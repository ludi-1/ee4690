==> flow/design.v <==
module ibuf #(
    parameter IMG_DIM = 28,
    parameter IMG_SIZE = IMG_DIM**2,
    parameter ADDR_WIDTH = $clog2(IMG_SIZE)
) (
    input clk,
    input i_we,
    input [ADDR_WIDTH-1:0] i_addr,
    input i_data,
    output reg [IMG_SIZE-1:0] o_data
);
reg registers [2**ADDR_WIDTH-1:0];
always @(posedge clk) begin
    if (i_we) begin
        registers[i_addr] <= i_data;
    end
end
always @(*) begin
    for (int i = 0; i < IMG_SIZE; i++) begin
        o_data[i] = registers[i];
    end
end
endmodule
# Tool chain data of ibuf
# The steps from the RTL of ibuf to its reports follow in flow order.
# Lines are those of the file above, counted from 1.
# Operators carry their Yosys type and port widths (W data, S select, Z words).
# The mark -- stands for no value.
# inputs
top,ibuf
clock_port,clk
cell_library,sky130hd
pvt_corner,tt_025C_1v80

# Word level
# Counts by Yosys on the flattened word-level netlist (proc, flatten, opt, wreduce; memories kept). Register bits leave out memories and registers merged into their read ports (data or address); mux counts leave out enables and synchronous resets folded into registers. Print and check cells are left out. Cells with the same type and inputs are merged into one.
# Yosys's memory passes give these memory sizes; they may raise the number of words (mostly to a power of two), join words into wider ones and drop unused or constant bits.
# op_classes
muxes,3
# op_table
cell,count
$mux W10,1
$mux W1,2
# bits
regBits,0
ram_bits,1024
n_memories,1
wordCells,4
# mem_list
name,words,width,line,source
registers,1024,1,12,reg registers [2**ADDR_WIDTH-1:0];

# Logic depth
# Longest topological path by Yosys (ltp), each cell counted once; first at word level (registers and memories cut), then after technology mapping (sequential cells cut; the memories' decode and read muxes count).
# depth
ltp_word,1
abc_area,0
depth_mapped,6
ltp_nobuf,2

# Netlist
# Source: synth_stat.txt of the flow (Yosys; design flattened, memories mapped). It holds for the ABC_AREA given above (unset counts as 0); a run with the other value may have another netlist.
# Totals and module areas in this step are rounded.
# types
type,count,area_total_um2
sky130_fd_sc_hd__edfxtp_1,784,2.35E+04
sky130_fd_sc_hd__buf_4,785,5.89E+03
sky130_fd_sc_hd__nor4_1,742,4.64E+03
sky130_fd_sc_hd__clkbuf_1,245,919.632
sky130_fd_sc_hd__nor4_2,42,525.504
sky130_fd_sc_hd__buf_1,64,240.23
sky130_fd_sc_hd__buf_2,31,155.149
sky130_fd_sc_hd__buf_6,11,123.869
sky130_fd_sc_hd__nand4bb_1,5,56.304
sky130_fd_sc_hd__nand2b_1,8,50.048
sky130_fd_sc_hd__nand3b_1,5,37.536
sky130_fd_sc_hd__nand4b_1,4,35.034
sky130_fd_sc_hd__or3b_2,4,35.034
sky130_fd_sc_hd__or2_2,4,25.024
sky130_fd_sc_hd__or3b_1,2,17.517
sky130_fd_sc_hd__nand2_1,4,15.014
sky130_fd_sc_hd__or3_1,2,12.512
sky130_fd_sc_hd__or4b_1,1,10.01
# Not listed: further types 2, cells in them 2.
# synth_totals
cells,2745
synth_area_mm2,0.036
ffs,784
buffers,1136

# Worst setup path after synthesis
# Source: OpenSTA report_checks on the synthesized netlist (no wires, ideal clock, input and output delay 20% of the period each), path of least setup slack; recovery checks are left aside. Register names are those of the netlist, which keeps one name where synthesis merged equal registers.
# synth_path
path_type,input-to-reg
startpoint,input i_we
endpoint,memory registers[128]
tclk_ps,2520
in_delay_ps,504
setup_ps,318
arrival_time_ps,1676
required_ps,2202
setup_slack_ps,526
path_delay_ps,1490
driving_pins,6
path_buffers,4
period_less_setup_slack_ps,1994
# "path_delay_ps" is the arrival time less input delay plus setup time.
# "driving_pins": output pins that drive a net of the path, with the launching flip-flop's if there is one; two outputs of one cell count as two.
# "period_less_setup_slack_ps" is the clock period less the worst setup slack; recovery checks do not enter. This is arithmetic on one report: input and output delays are still those of the set period (20% each).
# The rows between start and end are the longest chain of elaborated cells between them; the timing report does not say that the signal goes this way. Where chains are equally long, one stands for them.
# A line is the first line of the expression or statement that the cell stems from. Yosys adds cells for indexed reads and writes and turns some case tables into memories.
# The path ends at the enable pin of a flip-flop; only ways to that pin are counted.
# synth_via
path_cell_list,sky130_fd_sc_hd__buf_4 sky130_fd_sc_hd__or4b_1 sky130_fd_sc_hd__clkbuf_1 sky130_fd_sc_hd__buf_6 sky130_fd_sc_hd__buf_6 sky130_fd_sc_hd__nor4_2
elab_chain_len,1
# synth_lines
item,line,source
start: declaration,7,"input i_we,"
$mux W10,14,if (i_we) begin
end: declaration,12,reg registers [2**ADDR_WIDTH-1:0];

# Path in the finished layout
# From the final timing report of record 1: the path of least setup slack in the routed layout; clock arrival at registers is part of the times.
# The path's times are printed in steps of 10 ps; the period is the one set.
# layout_path
path_type,input-to-reg
startpoint,input i_addr[3]
endpoint,memory registers[258]
tclk_ps,3560
in_delay_ps,710
setup_ps,340
arrival_time_ps,2890
required_ps,3840
setup_slack_ps,960
driving_pins,4
path_buffers,2
# The rows between start and end are the longest chain of elaborated cells between them; the timing report does not say that the signal goes this way. Where chains are equally long, one stands for them.
# layout_via
path_cell_list,sky130_fd_sc_hd__clkdlybuf4s50_1 sky130_fd_sc_hd__or2_4 sky130_fd_sc_hd__buf_12 sky130_fd_sc_hd__nor4_1
elab_chain_len,1
# layout_lines
item,line,source
start: declaration,8,"input [ADDR_WIDTH-1:0] i_addr,"
$mux W10,14,if (i_we) begin
end: declaration,12,reg registers [2**ADDR_WIDTH-1:0];

# Flow measurements of ibuf on sky130hd: 2 stored runs with different settings, listed in no order. Input and output delays are each 20% of the period that was set; the output load is 0.01 pF.
# "clock_period_reached_ps" means the clock period less the worst setup slack. The figure is calculated, with input and output delays left at 20% of the set period.
# "worst_setup_path_time_ps" = time allowed to the worst setup path (clock period - input delay - output delay, where it has them) - its slack; a late launch clock adds to it, a late capture clock takes from it.
# "design_power_uw" rests on the timing tool's default activity at the inputs, not on a simulated workload.
# "worst_setup_path_time_ps" is given in steps of 10 ps.
# Results are given in rounded form.
# Among the settings, . means not set for that run.
name,record 1,record 2
period_ns,3.56,2.12
CORE_UTILIZATION,57,40
SETUP_SLACK_MARGIN,0.35,.
PLACE_DENSITY_LB_ADDON,0.27,.
CELL_PAD_IN_SITES_DETAIL_PLACEMENT,0,.
ABC_AREA,0,.
MAX_ROUTING_LAYER,met4,.
CAP_MARGIN,20,20
CORE_MARGIN,2,2
SLEW_MARGIN,20,20
synthesis_area_mm2,0.036,0.036
design_die_area_mm2,0.066,0.093
stdcell_area_mm2,0.042,0.044
util_pct,66,49
setup_ws_ps,960,54
final_setup_tns_ps,0,0
ws_hold_ps,520,170
design_power_uw,19000,34000
clock_period_reached_ps,2604,2066
worst_setup_path_time_ps,1890,1640
path_kind,input-to-reg,input-to-reg
